==> flow/design.v <==
package seven_seg_pkg;
  typedef enum logic [5:0] {
    CHAR_0, CHAR_1, CHAR_2, CHAR_3, CHAR_4,
    CHAR_5, CHAR_6, CHAR_7, CHAR_8, CHAR_9,
    CHAR_A, CHAR_B, CHAR_C, CHAR_D, CHAR_E, CHAR_F,
    CHAR_G, CHAR_H, CHAR_I, CHAR_J, CHAR_K, CHAR_L,
    CHAR_M, CHAR_N, CHAR_O, CHAR_P, CHAR_Q, CHAR_R,
    CHAR_S, CHAR_T, CHAR_U, CHAR_V, CHAR_W, CHAR_X,
    CHAR_Y, CHAR_Z,
    CHAR_BLANK
  } seven_seg_char_t;
endpackage
module adxl345_controller (
                           input  logic              clk_i,
                           input  logic              rst_ni,
                           input  logic              ack_i,
                           input  logic [7:0]        rd_data_i,
                           output logic              req_o,
                           output logic              rw_ni_o,
                           output logic [5:0]        addr_o,
                           output logic [7:0]        wr_data_o,
                           output logic              init_done_o,
                           output logic signed [9:0] accel_x_o,
                           output logic signed [9:0] accel_y_o
                           );
   localparam int STEP_COUNT = 7;
   localparam int LOOP_START = 2;
   localparam logic [5:0] ADDR_DATA_FORMAT = 6'h31;
   localparam logic [5:0] ADDR_POWER_CTL   = 6'h2D;
   localparam logic [5:0] ADDR_DATAX0      = 6'h32;
   localparam logic [5:0] ADDR_DATAX1      = 6'h33;
   localparam logic [5:0] ADDR_DATAY0      = 6'h34;
   localparam logic [5:0] ADDR_DATAY1      = 6'h35;
   localparam logic [7:0] VAL_DATA_FORMAT = 8'b0100_0000;
   localparam logic [7:0] VAL_POWER_CTL   = 8'b0000_1000;
   typedef enum logic [1:0] {
                             STEP_WRITE = 2'd0,
                             STEP_READ  = 2'd1,
                             STEP_JUMP  = 2'd2
                             } step_kind_t;
   typedef enum logic [2:0] {
                             CAPTURE_NONE = 3'd0,
                             CAPTURE_X0   = 3'd1,
                             CAPTURE_X1   = 3'd2,
                             CAPTURE_Y0   = 3'd3,
                             CAPTURE_Y1   = 3'd4
                             } capture_kind_t;
   logic [$clog2(STEP_COUNT)-1:0] step_r;
   logic                           waiting_for_ack_r;
   logic [7:0]                     x_lsb_r;
   logic [7:0]                     y_lsb_r;
   logic signed [9:0]              x_sample_r;
   step_kind_t                     step_kind;
   capture_kind_t                  capture_kind;
   logic                           step_rw_ni;
   logic [5:0]                     step_addr;
   logic [7:0]                     step_wr_data;
   logic [$clog2(STEP_COUNT)-1:0]  jump_step;
   always_comb begin
      step_kind    = STEP_JUMP;
      capture_kind = CAPTURE_NONE;
      step_rw_ni   = 1'b1;
      step_addr    = '0;
      step_wr_data = '0;
      jump_step    = $clog2(STEP_COUNT)'(LOOP_START);
      case (step_r)
        0: begin
           step_kind    = STEP_WRITE;
           step_rw_ni   = 1'b0;
           step_addr    = ADDR_DATA_FORMAT;
           step_wr_data = VAL_DATA_FORMAT;
        end
        1: begin
           step_kind    = STEP_WRITE;
           step_rw_ni   = 1'b0;
           step_addr    = ADDR_POWER_CTL;
           step_wr_data = VAL_POWER_CTL;
        end
        2: begin
           step_kind    = STEP_READ;
           capture_kind = CAPTURE_X0;
           step_addr    = ADDR_DATAX0;
        end
        3: begin
           step_kind    = STEP_READ;
           capture_kind = CAPTURE_X1;
           step_addr    = ADDR_DATAX1;
        end
        4: begin
           step_kind    = STEP_READ;
           capture_kind = CAPTURE_Y0;
           step_addr    = ADDR_DATAY0;
        end
        5: begin
           step_kind    = STEP_READ;
           capture_kind = CAPTURE_Y1;
           step_addr    = ADDR_DATAY1;
        end
        default: begin
           step_kind = STEP_JUMP;
        end
      endcase
   end
   always_ff @(posedge clk_i or negedge rst_ni) begin
      if (!rst_ni) begin
         step_r            <= '0;
         waiting_for_ack_r <= 1'b0;
         req_o             <= 1'b0;
         rw_ni_o           <= 1'b1;
         addr_o            <= '0;
         wr_data_o         <= '0;
         init_done_o       <= 1'b0;
         accel_x_o         <= '0;
         accel_y_o         <= '0;
         x_lsb_r           <= '0;
         y_lsb_r           <= '0;
         x_sample_r        <= '0;
      end else begin
         req_o <= 1'b0;
         if (step_kind == STEP_JUMP) begin
            step_r <= jump_step;
         end else if (!waiting_for_ack_r) begin
            req_o             <= 1'b1;
            waiting_for_ack_r <= 1'b1;
            rw_ni_o           <= step_rw_ni;
            addr_o            <= step_addr;
            wr_data_o         <= step_wr_data;
         end else if (ack_i) begin
            waiting_for_ack_r <= 1'b0;
            case (capture_kind)
              CAPTURE_X0: x_lsb_r <= rd_data_i;
              CAPTURE_X1: x_sample_r <= {rd_data_i[1:0], x_lsb_r};
              CAPTURE_Y0: y_lsb_r <= rd_data_i;
              CAPTURE_Y1: begin
                 accel_x_o <= x_sample_r;
                 accel_y_o <= {rd_data_i[1:0], y_lsb_r};
              end
              default: begin end
            endcase
            if (step_r == 1)
              init_done_o <= 1'b1;
            if (step_r == $clog2(STEP_COUNT)'(STEP_COUNT - 2))
              step_r <= $clog2(STEP_COUNT)'(STEP_COUNT - 1);
            else
              step_r <= step_r + 1'b1;
         end
      end
   end
endmodule : adxl345_controller
Reports on adxl345_controller
What the tools print for adxl345_controller, step after step.
Lines are those of the file above, counted from 1.
Operators carry their Yosys type and port widths (W data, S select, Z words).
Library cell names are shortened.
{ "inputs": {"top_module": "adxl345_controller", "clock": "clk_i", "cell_library": "sky130hd", "corner": "tt_025C_1v80"} }

Elaborated design
Counts by Yosys on the flattened word-level netlist (proc, flatten, opt, wreduce; memories kept). Register bits leave out memories and registers merged into their read ports (data or address). Print and check cells are left out. Cells with the same type and inputs are merged into one.
{ "word_totals": {"ff_bits": 67, "in_bits": 11, "out_inout_bits": 37, "word_cells": 50} }
{ "classes": {"n_addsub": 1, "equal": 10, "muxes": 13, "bitwise": 2, "n_reduce_logical": 12} }
{ "ops": {"columns": ["op", "count"], "rows": [
  ["$pmux W6 S6", 1],
  ["$reduce_and A4 Y1", 5],
  ["$pmux W7 S2", 1],
  ["$eq A3 B2 Y1 const B", 4],
  ["$pmux W3 S4", 1],
  ["$mux W3", 4],
  ["$eq A3 B3 Y1 const B", 3],
  ["$eq A3 B1 Y1 const B", 2],
  ["$mux W1", 5],
  ["$reduce_and A2 Y1", 2],
  ["$reduce_bool A2 Y1", 2],
  ["$reduce_or A4 Y1", 1],
  ["$pmux W2 S2", 1],
  ["$add A3 B1 Y3 const B", 1],
  ["$logic_not A3 Y1", 1],
  ["$not A1 Y1", 2],
  ["$eq A2 B2 Y1 const B", 1],
  ["$reduce_or A2 Y1", 1]
]} }

Longest topological paths
Yosys ltp: most cells in a row. Word level: on the elaborated netlist, between registers, memories and ports. Mapped: between sequential cells and ports; inverters and the memories' decode and read muxes count.
{ "depth": {"word_depth": 6, "abc_area": 1, "depth_mapped": 11, "ltp_nobuf": 10} }

Mapped cells and area
The flow's flattened synthesis, as Yosys stat reports it; memories are mapped. The netlist is that of the ABC_AREA named above (0 if unset); the other value can give another one.
Totals and module areas in this step are rounded.
{ "by_type": {"columns": ["type", "count", "type_area_um2"], "rows": [
  ["dfrtp_1", 60, 1501.44],
  ["nand2_1", 100, 375.36],
  ["inv_1", 34, 127.622],
  ["o21ai_1", 21, 105.101],
  ["nand3_1", 19, 95.091],
  ["o21ai_0", 19, 95.091],
  ["ha_1", 5, 62.56],
  ["buf_4", 7, 52.55],
  ["dfstp_2", 1, 26.275],
  ["buf_2", 5, 25.024],
  ["nor2_4", 2, 22.522],
  ["nand3_2", 2, 20.019],
  ["nor2_1", 5, 18.768],
  ["nand3_4", 1, 17.517],
  ["a21oi_1", 3, 15.014],
  ["nand2_2", 2, 12.512],
  ["inv_2", 3, 11.261],
  ["o21ai_2", 1, 8.758]
]} }
Not listed: further types 6, cells in them 7.
{ "mapped": {"cell_count": 297, "area_mm2": 0.00263, "seqArea_mm2": 0.001528, "ff_cells": 61, "buf_cells": 14} }

Path before layout
Path of least setup slack by OpenSTA after synthesis, without wires, with an ideal clock, recovery checks aside; 20% of the period is set as input and as output delay. Where synthesis merged equal registers, the netlist keeps one of their names.
{ "synth_timing": {"path_type": "register to register", "start": "register step_r[0]", "end": "register addr_o[5]", "period_ns": 1.92, "setup_ns": 0.127, "t_first_pin_ns": 0.000, "arrival_time_ns": 1.499, "required_time_ns": 1.793, "slack_ns": 0.294, "delay_ns": 1.626, "stages": 10, "n_path_buf": 0, "period_less_setup_slack_ns": 1.626} }
"delay_ns" is the arrival time less input delay plus setup time.
"stages": output pins that drive a net of the path, with the launching flip-flop's if there is one; two outputs of one cell count as two.
"period_less_setup_slack_ns" is the clock period less the worst setup slack; recovery checks do not enter. This is arithmetic on one report: input and output delays are still those of the set period (20% each).
Between the ends stands the longest chain of elaborated cells between them, by number of cells; it is not shown to be the way that was timed. Of several equally long chains one is given.
A line is the first line of the expression or statement that the cell stems from. Yosys adds cells for indexed reads and writes and turns some case tables into memories.
At most two assigning lines are given for a register; there are more.
{ "synth_between": {"path_cell_list": "dfrtp_1 -> ha_1 -> ha_1 -> inv_1 -> nand2_1 -> inv_2 -> nand3_4 -> nand2_1 -> inv_1 -> or2_2", "elab_chain_cells": 6, "cells_between": 13, "classes_between": "eq/ne (6); mux (2); logic (1); reduce/logical (4)"} }
{ "synth_lines": {"columns": ["item", "line", "source"], "rows": [
  ["from (decl)", 48, "logic [$clog2(STEP_COUNT)-1:0] step_r;"],
  ["from (assign)", 121, "step_r <= jump_step;"],
  ["from (assign)", 143, "step_r <= $clog2(STEP_COUNT)'(STEP_COUNT - 1);"],
  ["$eq A3 B3 Y1", 66, "case (step_r)"],
  ["$reduce_or A4 Y1", null, null],
  ["$pmux W2 S2", 66, null],
  ["$eq A2 B2 Y1", 120, "if (step_kind == STEP_JUMP) begin"],
  ["$not A1 Y1", null, null],
  ["$reduce_and A2 Y1", null, null],
  ["to (assign)", 110, "addr_o            <= '0;"],
  ["to (assign)", 126, "addr_o            <= step_addr;"],
  ["to (decl)", 20, "output logic [5:0]        addr_o,"]
]} }

Timing after layout
From the final timing report of run A: the path of least setup slack in the routed layout; clock arrival at registers is part of the times.
{ "layout_timing": {"path_type": "register to register", "start": "register step_r[0]", "end": "register y_lsb_r[2]", "period_ns": 2.48, "setup_ns": 0.11, "t_first_pin_ns": 0.32, "arrival_time_ns": 2.20, "required_time_ns": 2.69, "slack_ns": 0.49, "stages": 10, "n_path_buf": 0} }
Between the ends stands the longest chain of elaborated cells between them, by number of cells; it is not shown to be the way that was timed. Of several equally long chains one is given.
At most two assigning lines are given for a register; there are more.
{ "layout_between": {"path_cell_list": "dfrtp_1 -> inv_1 -> ha_1 -> nand2_1 -> o21ai_0 -> nand2_1 -> nor2_4 -> nand3_2 -> nand2_1 -> nand2_1", "elab_chain_cells": 6, "cells_between": 14, "classes_between": "eq/ne (7); mux (2); logic (1); reduce/logical (4)"} }
{ "layout_lines": {"columns": ["item", "line", "source"], "rows": [
  ["from (decl)", 48, "logic [$clog2(STEP_COUNT)-1:0] step_r;"],
  ["from (assign)", 121, "step_r <= jump_step;"],
  ["from (assign)", 143, "step_r <= $clog2(STEP_COUNT)'(STEP_COUNT - 1);"],
  ["$eq A3 B3 Y1", 66, "case (step_r)"],
  ["$reduce_or A4 Y1", null, null],
  ["$pmux W2 S2", 66, null],
  ["$eq A2 B2 Y1", 120, "if (step_kind == STEP_JUMP) begin"],
  ["$not A1 Y1", null, null],
  ["$reduce_and A4 Y1", null, null],
  ["to (assign)", 116, "y_lsb_r           <= '0;"],
  ["to (assign)", 133, "CAPTURE_Y0: y_lsb_r <= rd_data_i;"],
  ["to (decl)", 51, "logic [7:0]                     y_lsb_r;"]
]} }

FLOW RESULTS
============

adxl345_controller through Yosys and OpenROAD on sky130hd: 2 stored runs, unordered, with their settings and measured results. The constraints put input and output delay at 20% of the set period each and load the outputs with 0.01 pF.
By "period_less_ws_ns" is meant the clock period of the run minus its worst setup slack. This is arithmetic on one report: input and output delays are still those of the set period (20% each).
"worstPathTime_ns": the worst setup path's part of the clock period (all of it between registers, 20% less for each end at a port) less its slack. A launch clock that arrives late makes it longer, a capture clock that arrives late makes it shorter.
"design_power_mw": no workload was simulated; the value follows from the tool's default switching activity.
Measured values are rounded.
[
  {
    "run": "run A",
    "settings": { "period_ns": 2.48, "CORE_UTILIZATION": 19, "SETUP_SLACK_MARGIN": 0.08, "PLACE_DENSITY_LB_ADDON": 0.19, "HOLD_SLACK_MARGIN": -0.09, "CORE_ASPECT_RATIO": 0.99, "CORE_MARGIN": 3, "ABC_AREA": 1, "CTS_CLUSTER_SIZE": 68, "MAX_ROUTING_LAYER": "met4", "CAP_MARGIN": 20, "SLEW_MARGIN": 20 },
    "results": { "total_die_area_mm2": 0.01529, "utilization_pct": 26.4, "period_less_ws_ns": 1.995, "synth_area_mm2": 0.00263, "post_route_stdcell_area_mm2": 0.003547, "fin_tns_ns": 0.000, "setup_worst_slack_ns": 0.485, "design_power_mw": 3.714, "worstPathTime_ns": 1.99, "critical_path_kind": "register to register" }
  },
  {
    "run": "run B",
    "settings": { "period_ns": 2.85, "CORE_UTILIZATION": 23, "PLACE_DENSITY_LB_ADDON": 0.06, "CELL_PAD_IN_SITES_GLOBAL_PLACEMENT": 0, "TNS_END_PERCENT": 65, "ABC_AREA": 0, "GPL_ROUTABILITY_DRIVEN": 1, "MAX_ROUTING_LAYER": "met4", "CAP_MARGIN": 20, "CORE_MARGIN": 2, "SLEW_MARGIN": 20 },
    "results": { "total_die_area_mm2": 0.01166, "utilization_pct": 31.1, "period_less_ws_ns": 2.267, "synth_area_mm2": 0.002487, "post_route_stdcell_area_mm2": 0.003238, "fin_tns_ns": 0.000, "setup_worst_slack_ns": 0.583, "design_power_mw": 3.056, "worstPathTime_ns": 2.27, "critical_path_kind": "register to register" }
  }
]
